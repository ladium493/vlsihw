==> flow/design.v <==
module fourbit_tiny_processor_32(
    input clock,
    input reset_p,
    input [4:0]gpio_in,
    output [4:0]gpio_out
    );
    reg [2:0]state;
    reg [4:0]PC;
    reg [3:0]INST;
    reg [4:0]IMM;
    reg [3:0]wr_en;
    reg jump_en;
    reg [1:0]sel_idx;
    reg [4:0]sel_val;
    reg [4:0]REGA, REGB;
    reg [4:0]add_result;
    reg CF;
    reg [4:0]gpio_out;
    wire [5:0]tmp_add_result;
    always@( posedge clock or posedge reset_p)begin
        if( reset_p == 1'b1)begin
            state <= 3'b000;
            PC <= 5'b0;
            INST <= 4'b0;
            IMM <= 5'b0;
            wr_en <= 4'b0;
            jump_en <= 1'b0;
            sel_idx <= 2'b0;
            sel_val <= 5'b0;
            REGA <= 5'b0;
            REGB <= 5'b0;
            add_result <= 5'b0;
            CF <= 1'b0;
            gpio_out <= 5'b0;
        end else begin
            case( state)
            3'b000:begin  
                state <= 3'b001;
                {INST, IMM} <= ROM( PC);                
            end
            3'b001:begin  
                state <= 3'b010;
                {wr_en, jump_en, sel_idx} <= INST_DEC( INST, CF);
            end
            3'b010:begin  
                state <= 3'b011;
                sel_val <= sel_idx == 2'b00 ? REGA :
                                    sel_idx == 2'b01 ? REGB :
                                    sel_idx == 2'b10 ? gpio_in :
                                    5'b00000;
            end
            3'b011:begin  
                state <= 3'b100;
                add_result <= tmp_add_result[4:0];
                CF <= tmp_add_result[5];
            end
            3'b100:begin  
                state <= 3'b000;
                if( wr_en[0] == 1'b1) REGA <= add_result;
                if( wr_en[1] == 1'b1) REGB <= add_result;
                if( wr_en[2] == 1'b1) gpio_out <= add_result;
                if( jump_en == 1'b1)
                    PC <= add_result;
                else
                    PC <= PC + 1'b1;
            end
            default:begin
                state <= 3'b000;
            end
            endcase
        end
    end
    function [8:0]ROM( input [4:0]address);
    begin
        case( address)
        5'b00000: ROM = 9'b1000_00001;
        5'b00001: ROM = 9'b1000_00010;
        5'b00010: ROM = 9'b1000_00100;
        5'b00011: ROM = 9'b1000_01000;
        5'b00100: ROM = 9'b1000_10000;
        5'b00101: ROM = 9'b1000_01000;
        5'b00110: ROM = 9'b1000_00100;
        5'b00111: ROM = 9'b1000_00010;
        5'b01000: ROM = 9'b1010_00001;
        default: ROM = 9'b0000_00000;
        endcase
    end
    endfunction
    function [6:0]INST_DEC( input [3:0]inst, input CF);
    begin
        casex( {inst, CF})
        5'b0000_x: INST_DEC = 7'b1001_0_11;
        5'b0001_x: INST_DEC = 7'b1010_0_11;
        5'b0010_x: INST_DEC = 7'b1001_0_01;
        5'b0011_x: INST_DEC = 7'b1010_0_00;
        5'b0100_x: INST_DEC = 7'b1001_0_00;
        5'b0101_x: INST_DEC = 7'b1010_0_01;
        5'b0110_x: INST_DEC = 7'b1001_0_10;
        5'b0111_x: INST_DEC = 7'b1010_0_10;
        5'b1000_x: INST_DEC = 7'b1100_0_11;
        5'b1001_x: INST_DEC = 7'b1100_0_01;
        5'b1010_x: INST_DEC = 7'b1000_1_11;
        5'b1011_0: INST_DEC = 7'b1000_1_11;
        5'b1011_1: INST_DEC = 7'b1000_0_11;
        default:   INST_DEC = 7'b0000_0_00;
        endcase
    end
    endfunction
    assign tmp_add_result = sel_val + IMM;
endmodule
## Tool chain data of fourbit_tiny_processor_32

The steps from the RTL of fourbit_tiny_processor_32 to its reports follow in flow order.
Line numbers count from 1 in the design file above.
Operators: Yosys type, input widths -> output width; for muxes data width and select width s.
Cell names lack the library's common part.
Not given: n/a

| inputs | value |
|---|---|
| top module | fourbit_tiny_processor_32 |
| clock port | clock |
| cell library | sky130hd |
| library corner | tt_025C_1v80 |

## After elaboration

Yosys after proc, flatten, opt, wreduce and memory -nomap, before mapping. Enables and synchronous resets that opt folds into registers are not counted as muxes. Memory bits, and registers merged into a memory's read port (data or address), are not among the register bits. Print and check cells are not counted. Equal cells are merged and count once.
Memory sizes are those after Yosys's memory passes, which may raise the word count (mostly to a power of two), join words into wider ones and drop unused or constant bits.

| word-level totals | value |
|---|---|
| bits in registers | 49 |
| bits in read-only memories | 112 |
| memories kept | 1 |
| input port bits | 7 |
| output and inout bits | 5 |
| word-level cells | 48 |

Memory list:

| name | depth | width | rd ports | write ports | line | RTL |
|---|---|---|---|---|---|---|
| (no name shown) | 16 | 7 | 1 | 0 | 75 | `case( address)` |

| operators by class | value |
|---|---|
| add/subtract/negate cells | 2 |
| equality and inequality tests | 18 |
| mux-type cells | 7 |
| reduce/logical cells | 7 |

Operators by type and width:

| kind | number |
|---|---|
| $pmux 6 s12 | 1 |
| $mux 5 | 4 |
| $eq 4x3->1 const B | 4 |
| $eq 4x4->1 const B | 3 |
| $pmux 3 s4 | 1 |
| $eq 5x5->1 const B | 2 |
| $mux 9 | 1 |
| $eq 4x2->1 const B | 2 |
| $reduce_and 2->1 | 3 |
| $eq 3x2->1 const B | 2 |
| $add 5x5->6 | 1 |
| $add 5x1->5 const B | 1 |
| $eq 4x1->1 const B | 1 |
| $logic_not 4->1 | 1 |
| $eq 3x1->1 const B | 1 |
| $eq 3x3->1 const B | 1 |
| $logic_not 3->1 | 1 |
| $eq 2x1->1 const B | 1 |
| $eq 2x2->1 const B | 1 |
| $logic_not 2->1 | 1 |
| $reduce_or 2->1 | 1 |

## Longest topological paths

Depth = most cells in a row (Yosys ltp): at word level without a register or memory, in the mapped netlist without a sequential cell, where the memories' decode and read muxes count.

| logic depth | value |
|---|---|
| depth after elaboration | 4 |
| ABC_AREA | 0 |
| depth in mapped cells | 6 |
| mapped depth without buffers | 6 |

## Synthesis result

The flow's flattened synthesis, as Yosys stat reports it; memories are mapped. The netlist is that of the ABC_AREA named above (0 if unset); the other value can give another one.
Totals and module areas in this step are rounded.

| mapped netlist | value |
|---|---|
| standard cells after synthesis | 166 |
| synthesis area | 1,900 sq um |
| area of sequential cells | 1,100 sq um |
| flip-flop cells | 43 |
| buffer cells | 6 |

Cells by type:

| cell type | number | total area (sq um) |
|---|---|---|
| dfrtp_1 | 41 | 1.03E+03 |
| mux2_2 | 12 | 135.13 |
| ha_1 | 8 | 100.096 |
| a21oi_1 | 12 | 60.058 |
| dfstp_2 | 2 | 52.55 |
| mux2i_1 | 5 | 50.048 |
| inv_1 | 13 | 48.797 |
| a22oi_1 | 5 | 37.536 |
| nor2b_1 | 6 | 37.536 |
| nor2_1 | 8 | 30.029 |
| o21ai_0 | 6 | 30.029 |
| nand2b_1 | 4 | 25.024 |
| nand2_1 | 6 | 22.522 |
| buf_2 | 4 | 20.019 |
| fa_1 | 1 | 20.019 |
| a22o_1 | 2 | 17.517 |
| a31o_2 | 2 | 17.517 |
| o2bb2ai_1 | 2 | 17.517 |

Not listed: further types 21, cells in them 27.

## Timing after synthesis

Source: OpenSTA report_checks on the synthesized netlist (no wires, ideal clock, input and output delay 20% of the period each), path of least setup slack; recovery checks are left aside. Register names are those of the netlist, which keeps one name where synthesis merged equal registers.

| timing after synthesis | value |
|---|---|
| path kind | reg2reg |
| start point | register IMM[0] |
| end point | register add_result[4] |
| period | 3.54 ns |
| library setup time | 0.126 ns |
| time at the first pin | 0.000 ns |
| data arrival time | 1.424 ns |
| data required time | 3.414 ns |
| path slack | 1.990 ns |
| delay of the path | 1.550 ns |
| stages | 7 |
| buffers on the path | 0 |
| synthesis period reached | 1.55 ns |

"delay of the path" is the arrival time less input delay plus setup time.
"stages" counts driving pins, that of a launching flip-flop among them; a cell with two outputs on the path counts twice.
"synthesis period reached" is the clock period less the worst setup slack; recovery checks do not enter. This is arithmetic on one report: input and output delays are still those of the set period (20% each).
The rows between start and end are the longest chain of elaborated cells between them; the timing report does not say that the signal goes this way. Where chains are equally long, one stands for them.
A line is the first line of the expression or statement that the cell stems from. Yosys adds cells for indexed reads and writes and turns some case tables into memories.

| on the way, after synthesis | value |
|---|---|
| path through | dfrtp_1 > ha_1 > inv_1 > fa_1 > nor2b_1 > o21ai_0 > a311o_1 |
| length of the longest elaborated chain | 1 |
| elaborated cells on any way between the ends | 1 |
| RTL lines with such cells | 1 |
| classes of those cells | add/sub: 1 |

Ends and longest elaborated chain, after synthesis:

| item | line | RTL |
|---|---|---|
| start: declaration | 10 | `reg [4:0]IMM;` |
| start: assignment | 25 | `IMM <= 5'b0;` |
| $add 5x5->6 | 109 | `assign tmp_add_result = sel_val + IMM;` |
| end: assignment | 32 | `add_result <= 5'b0;` |
| end: assignment | 54 | `add_result <= tmp_add_result[4:0];` |
| end: declaration | 16 | `reg [4:0]add_result;` |

## Timing after layout

From the final timing report of stored run 1: the path of least setup slack in the routed layout; clock arrival at registers is part of the times.

| timing post-layout | value |
|---|---|
| path kind | reg2reg |
| start point | register IMM[0] |
| end point | register add_result[4] |
| period | 2.64 ns |
| library setup time | 0.12 ns |
| time at the first pin | 0.28 ns |
| data arrival time | 1.92 ns |
| data required time | 2.80 ns |
| path slack | 0.88 ns |
| stages | 7 |
| buffers on the path | 0 |

The rows between start and end are the longest chain of elaborated cells between them; the timing report does not say that the signal goes this way. Where chains are equally long, one stands for them.

| on the way, post-layout | value |
|---|---|
| path through | dfrtp_1 > ha_1 > inv_1 > fa_1 > nor2b_1 > o21ai_0 > a311o_1 |
| length of the longest elaborated chain | 1 |
| elaborated cells on any way between the ends | 1 |
| RTL lines with such cells | 1 |
| classes of those cells | add/sub: 1 |

Ends and longest elaborated chain, post-layout:

| item | line | RTL |
|---|---|---|
| start: declaration | 10 | `reg [4:0]IMM;` |
| start: assignment | 25 | `IMM <= 5'b0;` |
| $add 5x5->6 | 109 | `assign tmp_add_result = sel_val + IMM;` |
| end: assignment | 32 | `add_result <= 5'b0;` |
| end: assignment | 54 | `add_result <= tmp_add_result[4:0];` |
| end: declaration | 16 | `reg [4:0]add_result;` |

FLOW RESULTS
============

Flow measurements of fourbit_tiny_processor_32 on sky130hd: 2 stored runs with different settings, listed in no order. Input and output delays are each 20% of the period that was set; the output load is 0.01 pF.
By "period achieved" is meant the clock period of the run minus its worst setup slack. This is arithmetic on one report: input and output delays are still those of the set period (20% each).
"worst path time" = time allowed to the worst setup path (clock period - input delay - output delay, where it has them) - its slack; a late launch clock adds to it, a late capture clock takes from it.
"power consumption" is the tool's figure for a default switching activity; nothing was simulated.
Measured values are rounded.

#### Stored run 1

| setting | value |
|---|---|
| period_ns | `2.64` |
| CORE_UTILIZATION | `23` |
| SETUP_SLACK_MARGIN | `0.49` |
| PLACE_DENSITY_LB_ADDON | `0.1` |
| CORE_ASPECT_RATIO | `1.37` |
| TNS_END_PERCENT | `85` |
| GPL_TIMING_DRIVEN | `0` |
| CTS_CLUSTER_DIAMETER | `169` |
| CAP_MARGIN | `15` |
| MIN_ROUTING_LAYER | `met1` |
| CORE_MARGIN | `2` |
| SLEW_MARGIN | `20` |

| result | value |
|---|---|
| die footprint | 9,200 sq um |
| period achieved | 1.757 ns |
| standard-cell area of the final layout | 2,400 sq um |
| worst path time | 1.76 ns |
| type of the worst setup path | reg2reg |
| lowest setup slack | 0.88 ns |
| power consumption | 1,500 µW |
| area of the synthesized netlist | 1,900 sq um |
| final setup TNS | 0.000 ns |
| worst-case hold slack | 0.38 ns |
| utilization of the finished layout | 29 % |

#### Stored run 2

| setting | value |
|---|---|
| period_ns | `2.03` |
| CORE_UTILIZATION | `25` |
| SETUP_SLACK_MARGIN | `0.16` |
| PLACE_DENSITY_LB_ADDON | `0.07` |
| CELL_PAD_IN_SITES_GLOBAL_PLACEMENT | `1` |
| TNS_END_PERCENT | `5` |
| ABC_AREA | `1` |
| GPL_TIMING_DRIVEN | `0` |
| CAP_MARGIN | `20` |
| CORE_MARGIN | `2` |
| SLEW_MARGIN | `20` |

| result | value |
|---|---|
| die footprint | 8,400 sq um |
| period achieved | 1.602 ns |
| standard-cell area of the final layout | 2,300 sq um |
| worst path time | 1.20 ns |
| type of the worst setup path | reg2out |
| lowest setup slack | 0.43 ns |
| power consumption | 1,500 µW |
| area of the synthesized netlist | 1,900 sq um |
| final setup TNS | 0.000 ns |
| worst-case hold slack | 0.38 ns |
| utilization of the finished layout | 31 % |
